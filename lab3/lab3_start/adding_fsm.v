==> flow/design.v <==
parameter LENGTH = 32;
`timescale 1ns / 1ps
`default_nettype none  
module mux_2to1(X,Y,S,Z);
	parameter N = 32;
	input wire [(N - 1):0] X, Y;
	input wire S;
	output wire [(N - 1):0] Z;
	assign Z = S ? Y : X;
endmodule
`default_nettype wire  
`timescale 1ns / 1ps
`default_nettype none  
module mux_4to1(A,B,C,D,Z,S);
	parameter N = 32;
	input  wire [(N - 1):0] A,B,C,D;
	output wire [(N - 1):0] Z;
	input  wire [1:0] S;
	wire [(N - 1):0] z0,z1;
	mux_2to1 #(.N(N)) MUX_A (.X(A), .Y(B), .S(S[0]), .Z(z0));
	mux_2to1 #(.N(N)) MUX_B (.X(C), .Y(D), .S(S[0]), .Z(z1));
	mux_2to1 #(.N(N)) MUX_C (.X(z0), .Y(z1), .S(S[1]), .Z(Z));
endmodule
`default_nettype wire  
`timescale 1ns / 1ps
`default_nettype none  
`timescale 1ns / 1ps
`default_nettype none  
module adding_fsm(switch, button_center, rst, clk, led, state, head, write_ena, read_data_0, read_data_1, read_data_SUM, write_data);
	input wire [7:0] switch;
	input wire clk, rst, button_center;
	output reg [7:0] led;
	output reg [2:0] state,			 
				 head,			 
				 write_ena;		 
	output reg [1:0] write_data;	 
	output wire [1:0] read_data_0,	 
				  read_data_1,
				  read_data_SUM;
	reg reading;				 
	reg equal;
	tape TAPE_0 (.head(head), .write_ena(write_ena[0]), .rst(rst), .clk(clk), .write_data(write_data), .read_data(read_data_0));
	tape TAPE_1 (.head(head), .write_ena(write_ena[1]), .rst(rst), .clk(clk), .write_data(write_data), .read_data(read_data_1));
	tape TAPE_SUM (.head(head), .write_ena(write_ena[2]), .rst(rst), .clk(clk), .write_data(write_data), .read_data(read_data_SUM));
	always @(negedge clk) begin
		if (rst) begin
			state <= 3'b000;
		end
		case (state)
			3'b000 : begin
				head <= 3'b000;
				write_ena <= 3'b000;
				write_data <= 2'b00;
				reading <= 0;
				state <= 3'b001;
				led <= 8'b00000000;
				equal <= 1;
			end
			3'b001 : begin
				if (reading && ~button_center) begin
					head <= head + 1;
					if (head == 3'b111) begin
						head <= 3'b000;
						write_ena[0] <= 0;
						reading <= 0;
						state <= 3'b010;
					end
					else begin
						case (switch[head + 1])
							0 : write_data <= 2'b01;
							1 : write_data <= 2'b10;
						endcase
					end
				end
				else if (button_center) begin
					reading <= 1;
					write_ena[0] <= 1;
					case (switch[head])
							0 : write_data <= 2'b01;
							1 : write_data <= 2'b10;
					endcase
				end
			end
			3'b010 : begin
				if (reading && ~button_center) begin
					head <= head + 1;
					if (head == 3'b111) begin
						head <= 3'b000;
						write_ena[1] <= 0;
						reading <= 0;
						state <= 3'b011;
					end
					else begin
						case (switch[head + 1])
							0 : write_data <= 2'b01;
							1 : write_data <= 2'b10;
						endcase
					end
				end
				else if (button_center) begin
					reading <= 1;
					write_ena[1] <= 1;
					case (switch[head])
							0 : write_data <= 2'b01;
							1 : write_data <= 2'b10;
					endcase
				end
			end
			3'b011 : begin
				if (reading) begin
					if (head == 3'b111) begin
						head <= 3'b000;
						write_ena[2] <= 0;
						reading <= 0;
						state <= 3'b101;
					end
					else begin
						head <= head + 1;
						reading <= 0;
						write_ena[2] <= 0;
					end
				end
				if(read_data_0 == 2'b01 && read_data_1 == 2'b01 && read_data_SUM == 2'b00) begin
					reading <= 1;
					write_ena[2] <= 1;
					write_data <= 2'b01;
				end
 				else if(read_data_0 == 2'b01 && read_data_1 == 2'b10 && read_data_SUM == 2'b00) begin
					reading <= 1;
					write_ena[2] <= 1;
					write_data <= 2'b10;
				end
				else if(read_data_0 == 2'b10 && read_data_1 == 2'b01 && read_data_SUM == 2'b00) begin
					reading <= 1;
					write_ena[2] <= 1;
					write_data <= 2'b10;
				end
				else if(read_data_0 == 2'b10 && read_data_1 == 2'b10 && read_data_SUM == 2'b00) begin
					reading <= 1;
					write_ena[2] <= 1;
					write_data <= 2'b01;
					state <= 3'b100;
				end
				else if(read_data_0 == 2'b00 && read_data_1 == 2'b00 && read_data_SUM == 2'b00) begin
					reading <= 1;
					write_ena[2] <= 1;
					write_data <= 2'b01;
				end
			end	
			3'b100 : begin
				if (reading) begin
					if (head == 3'b111) begin
						head <= 3'b000;
						write_ena[2] <= 0;
						reading <= 0;
						state <= 3'b101;
					end
					else begin
						head <= head + 1;
						reading <= 0;
						write_ena[2] <= 0;
					end
				end
				if(read_data_0 == 2'b01 && read_data_1 == 2'b01 && read_data_SUM == 2'b00) begin
					reading <= 1;
					write_ena[2] <= 1;
					write_data <= 2'b10;
					state <= 3'b011;
				end
 				else if(read_data_0 == 2'b01 && read_data_1 == 2'b10 && read_data_SUM == 2'b00) begin
					reading <= 1;
					write_ena[2] <= 1;
					write_data <= 2'b01;
				end
				else if(read_data_0 == 2'b10 && read_data_1 == 2'b01 && read_data_SUM == 2'b00) begin
					reading <= 1;
					write_ena[2] <= 1;
					write_data <= 2'b01;
					end
				else if(read_data_0 == 2'b10 && read_data_1 == 2'b10 && read_data_SUM == 2'b00) begin
					reading <= 1;
					write_ena[2] <= 1;
					write_data <= 2'b10;
				end
				else if(read_data_0 == 2'b00 && read_data_1 == 2'b00 && read_data_SUM == 2'b00) begin
					reading <= 1;
					write_ena[2] <= 1;
					write_data <= 2'b10;
				end
			end
			3'b101 : begin
				if (reading) begin
					head <= head + 1;
					reading <= 0;
				end
				else begin
					case (read_data_SUM)
						2'b00 : begin
							led[head] <= 0;
							reading <= 1;
						end
						2'b01 : begin
							led[head] <= 0;
							reading <= 1;
						end
						2'b10 : begin
							led[head] <= 1;
							reading <= 1;
						end
					endcase
				end
				if (switch[7] == 1) begin
					state <= 3'b110;
				end	
			end
			3'b110 : begin
				if (read_data_0 != read_data_1) begin
					equal <= 0;
				end
				if (equal) begin
					led <= 8'b11111111;
				end
				else begin
					led <= 8'b00000000;
				end
				head <= head + 1;
				if (switch[7] == 0) begin
					state <= 3'b101;
				end
			end
			default : begin
				state <= 3'b000;
			end
		endcase
	end
endmodule
`default_nettype wire  
`timescale 1ns / 1ps
`default_nettype none  
module mux_8to1(in0,in1,in2,in3,in4,in5,in6,in7,S,Z);
	parameter N = 8;
	input  wire [(N - 1):0] in0, in1, in2, in3, in4, in5, in6, in7;
	input  wire [2:0] S;
	output wire [(N - 1):0] Z;
	wire [(N - 1):0] z0,z1;
	mux_4to1 #(.N(N)) MUX_0 (.A(in0), .B(in1), .C(in2), .D(in3), .S(S[1:0]), .Z(z0));
	mux_4to1 #(.N(N)) MUX_1 (.A(in4), .B(in5), .C(in6), .D(in7), .S(S[1:0]), .Z(z1));
	mux_2to1 #(.N(N)) MUX_2 (.X(z0), .Y(z1), .S(S[2]), .Z(Z));
endmodule
`default_nettype wire  
`timescale 1ns / 1ps
`default_nettype none  
module register(rst, ena, clk, D, Q);
	parameter SIZE = 2;
	input wire rst, clk, ena;
	input wire [(SIZE - 1):0] D;
	output reg [(SIZE - 1):0] Q;
	always @(posedge clk) begin
		if (rst)
			Q <= 0;
		else if (ena)
			Q <= D;
	end
endmodule
`default_nettype wire  
`timescale 1ns / 1ps
`default_nettype none  
module tape(head, write_ena, rst, clk, write_data, read_data);
	parameter SIZE = 2;
	input wire [2:0] head;
	input wire write_ena, clk;
	input wire rst;
	input wire [(SIZE - 1):0] write_data;
	output wire [(SIZE - 1):0] read_data;
	wire [7:0] ena,A;
	wire [(SIZE - 1):0] Q0,Q1,Q2,Q3,Q4,Q5,Q6,Q7;
	register #(.SIZE(SIZE)) REG0 (.rst(rst), .ena(ena[0]), .clk(clk), .D(write_data), .Q(Q0));
	register #(.SIZE(SIZE)) REG1 (.rst(rst), .ena(ena[1]), .clk(clk), .D(write_data), .Q(Q1));
	register #(.SIZE(SIZE)) REG2 (.rst(rst), .ena(ena[2]), .clk(clk), .D(write_data), .Q(Q2));
	register #(.SIZE(SIZE)) REG3 (.rst(rst), .ena(ena[3]), .clk(clk), .D(write_data), .Q(Q3));
	register #(.SIZE(SIZE)) REG4 (.rst(rst), .ena(ena[4]), .clk(clk), .D(write_data), .Q(Q4));
	register #(.SIZE(SIZE)) REG5 (.rst(rst), .ena(ena[5]), .clk(clk), .D(write_data), .Q(Q5));
	register #(.SIZE(SIZE)) REG6 (.rst(rst), .ena(ena[6]), .clk(clk), .D(write_data), .Q(Q6));
	register #(.SIZE(SIZE)) REG7 (.rst(rst), .ena(ena[7]), .clk(clk), .D(write_data), .Q(Q7));
	mux_8to1 #(.N(8)) ena_MUX (.in0(8'b00000001),
										.in1(8'b00000010),
										.in2(8'b00000100),
										.in3(8'b00001000),
										.in4(8'b00010000),
										.in5(8'b00100000),
										.in6(8'b01000000),
										.in7(8'b10000000),
										.S(head),
										.Z(A));
	assign ena = write_ena ? A : 8'b00000000;
	mux_8to1 #(.N(SIZE)) out_MUX (.in0(Q0), .in1(Q1), .in2(Q2), .in3(Q3), .in4(Q4),
											.in5(Q5), .in6(Q6), .in7(Q7), .S(head), .Z(read_data));
endmodule
`default_nettype wire  
### Reports on adding_fsm

What the tools print for adding_fsm, step after step.
Line numbers count from 1 in the design file above.
Library cell names are shortened.
Not given: n/a

* design top: adding_fsm
* clock: clk
* library: sky130hd
* corner: tt_025C_1v80

### Elaborated design

Source: Yosys, flattened and elaborated, memories not mapped. Widths are those after wreduce. Registers that Yosys merges into a memory's read port (data or address) are not register bits. Print and check cells do not count. Equal cells are merged and count once.

* add/sub/neg operators: 2
* multipliers: 0
* divide/modulo/power cells: 0
* order comparisons: 0
* equality and inequality tests: 30
* shift-type cells: 4
* multiplexer cells: 93
* bitwise operators: 7
* reduce/logical cells: 35

Operators by type and width (number)
* two-way mux 8 bit: 9
* two-way mux 2 bit: 35
* two-way mux 3 bit: 18
* variable part select 8 x 32 -> 1 bit: 1
* case mux 8 bit (select 3 bit): 1
* case mux 3 bit (select 7 bit): 1
* != test 3 bit (second input constant): 6
* two-way mux 1 bit: 17
* variable shift 1 x 4 -> 8 bit (first input constant): 2
* OR 8 bit: 2
* case mux 8 bit (select 2 bit): 1
* case mux 3 bit (select 5 bit): 1
* equality test 3 bit (second input constant): 4
* AND reduction 3 bit: 4
* != test 6 bit (second input constant): 2
* logical AND 1 bit: 11
* variable part select 8 x 3 -> 1 bit: 1
* AND 8 bit: 1
* inverter 8 bit: 1
* case mux 2 bit (select 4 bit): 1
* case mux 2 bit (select 2 bit): 2
* case mux 1 bit (select 2 bit): 4
* != test 7 x 1 -> 1 bit (second input constant): 1
* nonzero test 7 bit: 1
* equality test 2 x 1 -> 1 bit (second input constant): 3
* equality test 2 bit (second input constant): 3
* != test 2 bit (second input constant): 3
* logical NOT 2 bit: 3

Not listed: further kinds 22, cells in them 32.

* flip-flop bits (word level): 69
* bits in latches: 0
* memory bits (writable): 0
* memory bits (read-only): 0
* clocked read ports x word width: 0
* memory cells: 0
* input port bits: 11

### Logic depth

Yosys ltp: most cells in a row. Word level: on the elaborated netlist, between registers, memories and ports. Mapped: between sequential cells and ports; inverters and the memories' decode and read muxes count.

* depth in word-level cells: 12
* ABC_AREA: 0
* mapped depth: 10
* depth with buffers taken out: 8

### After synthesis

Yosys stat after the flow's synthesis: flattened, memories mapped to cells. It holds for the ABC_AREA given above (unset counts as 0); a run with the other value may have another netlist.

* cell count: 453
* cell area after synthesis: 3953.8 µm²
* area of sequential cells: 1561.5 µm²
* flip-flop cells: 69

Cell types
* dfxtp_1: number 51, total area 1.02E+03 µm²
* edfxtp_1: number 18, total area 540.518 µm²
* mux4_2: number 14, total area 315.302 µm²
* nand2_1: number 69, total area 258.998 µm²
* a21oi_1: number 51, total area 255.245 µm²
* nand3_1: number 47, total area 235.226 µm²
* mux2i_1: number 20, total area 200.192 µm²
* nor2_1: number 28, total area 105.101 µm²
* clkbuf_1: number 27, total area 101.347 µm²
* ha_1: number 8, total area 100.096 µm²
* mux2_2: number 8, total area 90.086 µm²
* o21ai_0: number 17, total area 85.082 µm²
* buf_4: number 8, total area 60.058 µm²
* nor3_1: number 12, total area 60.058 µm²
* nor2b_1: number 8, total area 50.048 µm²
* inv_1: number 7, total area 26.275 µm²
* a22oi_1: number 3, total area 22.522 µm²
* nor4bb_1: number 2, total area 20.019 µm²

Not listed: further types 38, cells in them 55.
By module: a second synthesis without flattening, with its own total; a netlist apart from the flattened one above.

* cell total of the unflattened synthesis: 598
* area total of the unflattened synthesis: 6690.2 µm²

Each row is one instance without its submodules.

Modules
* mux_2to1 (N=8): times used 21, cells 9, area 131.4 µm², sequential area 0.0 µm²
* adding_fsm: times used 1, cells 193, area 1664.1 µm², sequential area 600.6 µm²
* register (SIZE=2): times used 24, cells 6, area 67.6 µm², sequential area 40.0 µm²
* mux_2to1 (N=2): times used 21, cells 2, area 22.5 µm², sequential area 0.0 µm²
* tape: times used 3, cells 10, area 57.6 µm², sequential area 0.0 µm²
* mux_4to1 (N=2): times used 6, cells 0, area 0.0 µm², sequential area 0.0 µm²
* mux_4to1 (N=8): times used 6, cells 0, area 0.0 µm², sequential area 0.0 µm²
* mux_8to1 (N=2): times used 3, cells 0, area 0.0 µm², sequential area 0.0 µm²
* mux_8to1 (N=8): times used 3, cells 0, area 0.0 µm², sequential area 0.0 µm²

## Implementation results

Design adding_fsm on sky130hd. What follows are 2 stored runs of the flow, each under its own settings; their order means nothing. The constraints put input and output delay at 20% of the set period each and load the outputs with 0.01 pF.
"power" rests on the timing tool's default activity at the inputs, not on a simulated workload.

### Stored run 1

==> flow/run.sh <==
#!/bin/bash
# the make line also repeats the synthesis and layout settings of config.mk as NAME=value (left out here)
make -C /OpenROAD-flow-scripts/flow DESIGN_CONFIG=/design/flow/config.mk WORK_HOME=/design/flow/orfs CLKGATE_MAP_FILE= finish
==> flow/config.mk <==
export PLATFORM = sky130hd
export DESIGN_NAME = adding_fsm
export DESIGN_NICKNAME = adding_fsm
export VERILOG_FILES = /design/flow/design.v
export SDC_FILE = /design/flow/constraint.sdc
export NUM_CORES = 4
export LEC_CHECK = 0
export CAP_MARGIN = 20
export CELL_PAD_IN_SITES_DETAIL_PLACEMENT = 0
export CORE_MARGIN = 2
export CORE_UTILIZATION = 22
export MAX_ROUTING_LAYER = met4
export PLACE_DENSITY_LB_ADDON = 0.18
export SLEW_MARGIN = 20
export TNS_END_PERCENT = 100
==> flow/constraint.sdc <==
create_clock -name core_clock -period 6.22 [get_ports {clk}]
set_input_delay 1.2440 -clock core_clock [delete_from_list [all_inputs] [get_ports {clk}]]
set_output_delay 1.2440 -clock core_clock [all_outputs]
set_load 0.01 [all_outputs]

Results of stored run 1:
- Area of the synthesized netlist: 3,953.8 µm²
- Power: 2,261 uW
- Die area: 19,060.6 µm²
- Worst hold slack after layout: 457 ps
- Post-route setup TNS: -457 ps
- Setup slack of the worst path: -109 ps
- Final design utilization: 0.29

### Stored run 2

==> flow/run.sh <==
#!/bin/bash
# the make line also repeats the synthesis and layout settings of config.mk as NAME=value (left out here)
make -C /OpenROAD-flow-scripts/flow DESIGN_CONFIG=/design/flow/config.mk WORK_HOME=/design/flow/orfs CLKGATE_MAP_FILE= finish
==> flow/config.mk <==
export PLATFORM = sky130hd
export DESIGN_NAME = adding_fsm
export DESIGN_NICKNAME = adding_fsm
export VERILOG_FILES = /design/flow/design.v
export SDC_FILE = /design/flow/constraint.sdc
export NUM_CORES = 4
export LEC_CHECK = 0
export CAP_MARGIN = 20
export CELL_PAD_IN_SITES_DETAIL_PLACEMENT = 0
export CELL_PAD_IN_SITES_GLOBAL_PLACEMENT = 0
export CORE_ASPECT_RATIO = 1.62
export CORE_MARGIN = 2
export CORE_UTILIZATION = 36
export CTS_CLUSTER_SIZE = 28
export PLACE_DENSITY_LB_ADDON = 0.14
export SETUP_SLACK_MARGIN = -0.04
export SLEW_MARGIN = 35
export TNS_END_PERCENT = 60
==> flow/constraint.sdc <==
create_clock -name core_clock -period 4.75 [get_ports {clk}]
set_input_delay 0.9500 -clock core_clock [delete_from_list [all_inputs] [get_ports {clk}]]
set_output_delay 0.9500 -clock core_clock [all_outputs]
set_load 0.01 [all_outputs]

Results of stored run 2:
- Power: 3,068 uW
- Final design utilization: 0.494
- Setup slack of the worst path: -497 ps
- Post-route setup TNS: -3,159 ps
- Area of the synthesized netlist: 3,953.8 µm²
- Worst hold slack after layout: 455 ps
- Die area: 11,861.1 µm²
